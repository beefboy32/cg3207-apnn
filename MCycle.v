==> flow/design.v <==
`timescale 1ns / 1ps
module MCycle
    #(parameter width = 4)  
    (
        input CLK,
        input RESET,  
        input Start,  
        input [1:0] MCycleOp,  
        input [width-1:0] Operand1,  
        input [width-1:0] Operand2,  
        output reg [width-1:0] Result1,  
        output reg [width-1:0] Result2,  
        output reg Busy  
    );
    parameter IDLE = 1'b0 ;   
    parameter COMPUTING = 1'b1 ;  
    reg state = IDLE ;
    reg n_state = IDLE ;
    reg done ;
    reg [7:0] count = 0 ;  
    reg [2*width-1:0] temp_sum = 0 ;
    reg [2*width-1:0] shifted_op1 = 0 ;
    reg [2*width-1:0] shifted_op2 = 0 ;     
    always@( state, done, Start, RESET ) begin : IDLE_PROCESS  
        Busy <= 1'b0 ;
        n_state <= IDLE ;
        if(~RESET)
            case(state)
                IDLE: begin
                    if(Start) begin  
                        n_state <= COMPUTING ;
                        Busy <= 1'b1 ;
                    end
                end
                COMPUTING: begin
                    if(~done) begin
                        n_state <= COMPUTING ;
                        Busy <= 1'b1 ;
                    end
                end        
            endcase    
    end
    always@( posedge CLK ) begin : STATE_UPDATE_PROCESS  
        state <= n_state ;    
    end
    always@( posedge CLK ) begin : COMPUTING_PROCESS  
        if( RESET | (n_state == COMPUTING & state == IDLE) ) begin  
            count = 0 ;
            temp_sum = 0 ;
            shifted_op1 = { {width{~MCycleOp[0] & Operand1[width-1]}}, Operand1 } ;  
            shifted_op2 = { {width{~MCycleOp[0] & Operand2[width-1]}}, Operand2 } ; 
        end ;
        done <= 1'b0 ;   
        if( ~MCycleOp[1] ) begin  
            if( shifted_op2[0] )  
                temp_sum = temp_sum + shifted_op1 ;  
            shifted_op2 = {1'b0, shifted_op2[2*width-1 : 1]} ;
            shifted_op1 = {shifted_op1[2*width-2 : 0], 1'b0} ;    
            if( (MCycleOp[0] & count == width-1) | (~MCycleOp[0] & count == 2*width-1) )  
                done <= 1'b1 ;   
            count = count + 1;    
        end    
        else begin  
            temp_sum[2*width-1 : width] = Operand1 ;
            temp_sum[width-1 : 0] = Operand2 ;
            done <= 1'b1 ;          
        end ;
        Result2 <= temp_sum[2*width-1 : width] ;
        Result1 <= temp_sum[width-1 : 0] ;
    end
endmodule
# From RTL to reports: MCycle
# Tool output for the design above, in the order of the flow.
# Line numbers count from 1 in the design file above.
# Library cell names are shortened.
# Not given: --
# inputs
design	MCycle
clock	CLK
library	sky130hd
pvt_corner	tt_025C_1v80

# After elaboration
# Yosys after proc, flatten, opt, wreduce and memory -nomap, before mapping. Memory bits, and registers merged into a memory's read port (data or address), are not among the register bits. Print and check cells are not counted. Equal cells are merged and count once.
# word_totals
register_bits	42
in_bits	13
out_inout_bits	9
wordCells	38
# classes
n_addsub	2
n_eq	2
mux	15
bitwise	9
# op_table
op	n
2-to-1 mux 8 bit	7
adder 8 x 1 -> 8 bit (second input constant)	1
== test 8 x 2 -> 1 bit (second input constant)	1
== test 8 x 3 -> 1 bit (second input constant)	1
adder 8 bit	1
2-to-1 mux 4 bit	2
2-to-1 mux 7 bit	1
AND 1 bit	5
2-to-1 mux 1 bit	4
bitwise OR 1 bit	2
NOT 1 bit	2
case mux 1 bit (select 2 bit)	1

# Depth
# Depth = most cells in a row (Yosys ltp): at word level without a register or memory, in the mapped netlist without a sequential cell, where the memories' decode and read muxes count.
# logic_depth
word_depth	10
abc_area	0
depth_mapped	13
ltp_nobuf	12

# Netlist
# The flow's flattened synthesis, as Yosys stat reports it; memories are mapped. The netlist is that of the ABC_AREA named above (0 if unset); the other value can give another one.
# Totals and module areas in this step are rounded.
# types
type	n	area_total_um2
dfxtp_1	42	840.806
mux2i_1	14	140.134
a21oi_1	22	110.106
ha_1	8	100.096
xor2_1	9	78.826
and3_1	11	68.816
nor2_1	14	52.55
inv_1	13	48.797
mux2_2	4	45.043
xnor2_1	4	35.034
nand2_1	8	30.029
nand4_1	4	25.024
nor2b_1	4	25.024
o21ai_0	5	25.024
a211oi_1	3	22.522
a21o_1	3	22.522
buf_2	4	20.019
fa_1	1	20.019
# Other cell types: 24; their cells: 31.
# synth_totals
cells	204
area_um2	1940
flip_flops	42
buffers	9

# Timing after synthesis
# Source: OpenSTA report_checks on the synthesized netlist (no wires, ideal clock, input and output delay 20% of the period each), path of least setup slack; recovery checks are left aside. Register names are those of the netlist, which keeps one name where synthesis merged equal registers.
# synth_path
path_type	input-to-reg
start	input port RESET
end	register Result2[2]
tclk_ns	2.97
setup_time_ns	0.144
launch_ns	0.594
arrival_ns	2.829
required_time_ns	2.826
setup_slack_ns	-0.003
path_delay_ns	2.379
path_stages	13
path_buffers	1
synth_period_reached_ns	2.973
# "path_delay_ns" is the arrival time less input delay plus setup time.
# "path_stages": output pins that drive a net of the path, with the launching flip-flop's if there is one; two outputs of one cell count as two.
# "synth_period_reached_ns" = period - worst setup slack (recovery checks aside). The figure is calculated, with input and output delays left at 20% of the set period.
# Between the ends stands the longest chain of elaborated cells between them, by number of cells; it is not shown to be the way that was timed. Of several equally long chains one is given.
# A line is the first line of the expression or statement that the cell stems from. Yosys adds cells for indexed reads and writes and turns some case tables into memories.
# synth_between
cell_sequence	inv_1 clkbuf_1 nand2_1 mux2i_1 inv_1 ha_1 fa_1 a211oi_1 o21bai_1 a21oi_1 xor2_1 a2bb2oi_1 o21ai_0
elab_chain_len	7
cone_cells	9
cone_lines	5
cone_classes	add/sub (1); mux (6); logic (2)
# synth_lines
item	line	text
start, declared	6	input RESET,
2-to-1 mux 1 bit	27	if(~RESET)
AND 1 bit	47	if( RESET | (n_state == COMPUTING & state == IDLE) ) begin
bitwise OR 1 bit	47
2-to-1 mux 8 bit	47
adder 8 bit	56	temp_sum = temp_sum + shifted_op1 ;
2-to-1 mux 8 bit	55	if( shifted_op2[0] )
2-to-1 mux 4 bit	54	if( ~MCycleOp[1] ) begin
end, assigned	68	Result2 <= temp_sum[2*width-1 : width] ;
end, declared	12	output reg [width-1:0] Result2,

# Path in the finished layout
# From the final timing report of job 2: the path of least setup slack in the routed layout; clock arrival at registers is part of the times.
# layout_path
path_type	input-to-reg
start	input port RESET
end	register temp_sum[6]
tclk_ns	5.41
setup_time_ns	0.13
launch_ns	1.08
arrival_ns	4.28
required_time_ns	5.57
setup_slack_ns	1.29
path_stages	13
path_buffers	1
# Between the ends stands the longest chain of elaborated cells between them, by number of cells; it is not shown to be the way that was timed. Of several equally long chains one is given.
# At most two assigning lines are given for a register; there are more.
# layout_between
cell_sequence	clkdlybuf4s50_1 inv_1 nand2_1 mux2i_1 inv_1 ha_1 fa_1 a211oi_1 o21bai_1 a21oi_1 xor2_1 a2bb2oi_1 o21ai_0
elab_chain_len	7
cone_cells	9
cone_lines	5
cone_classes	add/sub (1); mux (6); logic (2)
# layout_lines
item	line	text
start, declared	6	input RESET,
2-to-1 mux 1 bit	27	if(~RESET)
AND 1 bit	47	if( RESET | (n_state == COMPUTING & state == IDLE) ) begin
bitwise OR 1 bit	47
2-to-1 mux 8 bit	47
adder 8 bit	56	temp_sum = temp_sum + shifted_op1 ;
2-to-1 mux 8 bit	55	if( shifted_op2[0] )
2-to-1 mux 4 bit	54	if( ~MCycleOp[1] ) begin
end, assigned	56
end, assigned	64	temp_sum[2*width-1 : width] = Operand1 ;
end, declared	21	reg [2*width-1:0] temp_sum = 0 ;

# Stored flow runs of MCycle (2 of them; Yosys, OpenROAD, sky130hd). They differ in their settings and are not a sequence. Constraints: input delay and output delay 20% of the set period each, output load 0.01 pF.
# "achieved_period_ns" = clock period - worst setup slack. The figure is calculated, with input and output delays left at 20% of the set period.
# By "final_power_uw" is meant OpenSTA's value without simulated activity: inputs other than the clock are taken to toggle once in ten clock periods, and the tool carries that through the logic.
# Values from the reports are rounded here.
# Settings: n/a = not set for that run.
# Results: n/a = not shown.
run	period_ns	CORE_UTILIZATION	SETUP_SLACK_MARGIN	PLACE_DENSITY_LB_ADDON	HOLD_SLACK_MARGIN	CORE_ASPECT_RATIO	CORE_MARGIN	CAP_MARGIN	SLEW_MARGIN	CELL_PAD_IN_SITES_GLOBAL_PLACEMENT	TNS_END_PERCENT	CTS_CLUSTER_DIAMETER	MAX_ROUTING_LAYER	final_die_area_um2	tns_ns	post_route_stdcell_area_um2	worst_setup_slack_ns	final_power_uw	achieved_period_ns	hold_ws_ns	yosys_chip_area_um2
job 1	3.03	70	0.24	0.05	0.16	0.72	10	30	20	n/a	n/a	n/a	n/a	n/a	n/a	n/a	n/a	n/a	n/a	n/a	n/a
job 2	5.41	25	n/a	0.23	n/a	n/a	2	20	20	1	60	340	met5	8480	0.000	2380	1.29	798	4.119	0.509	1940
# Job 1: no results, routing failed with DPL-0033
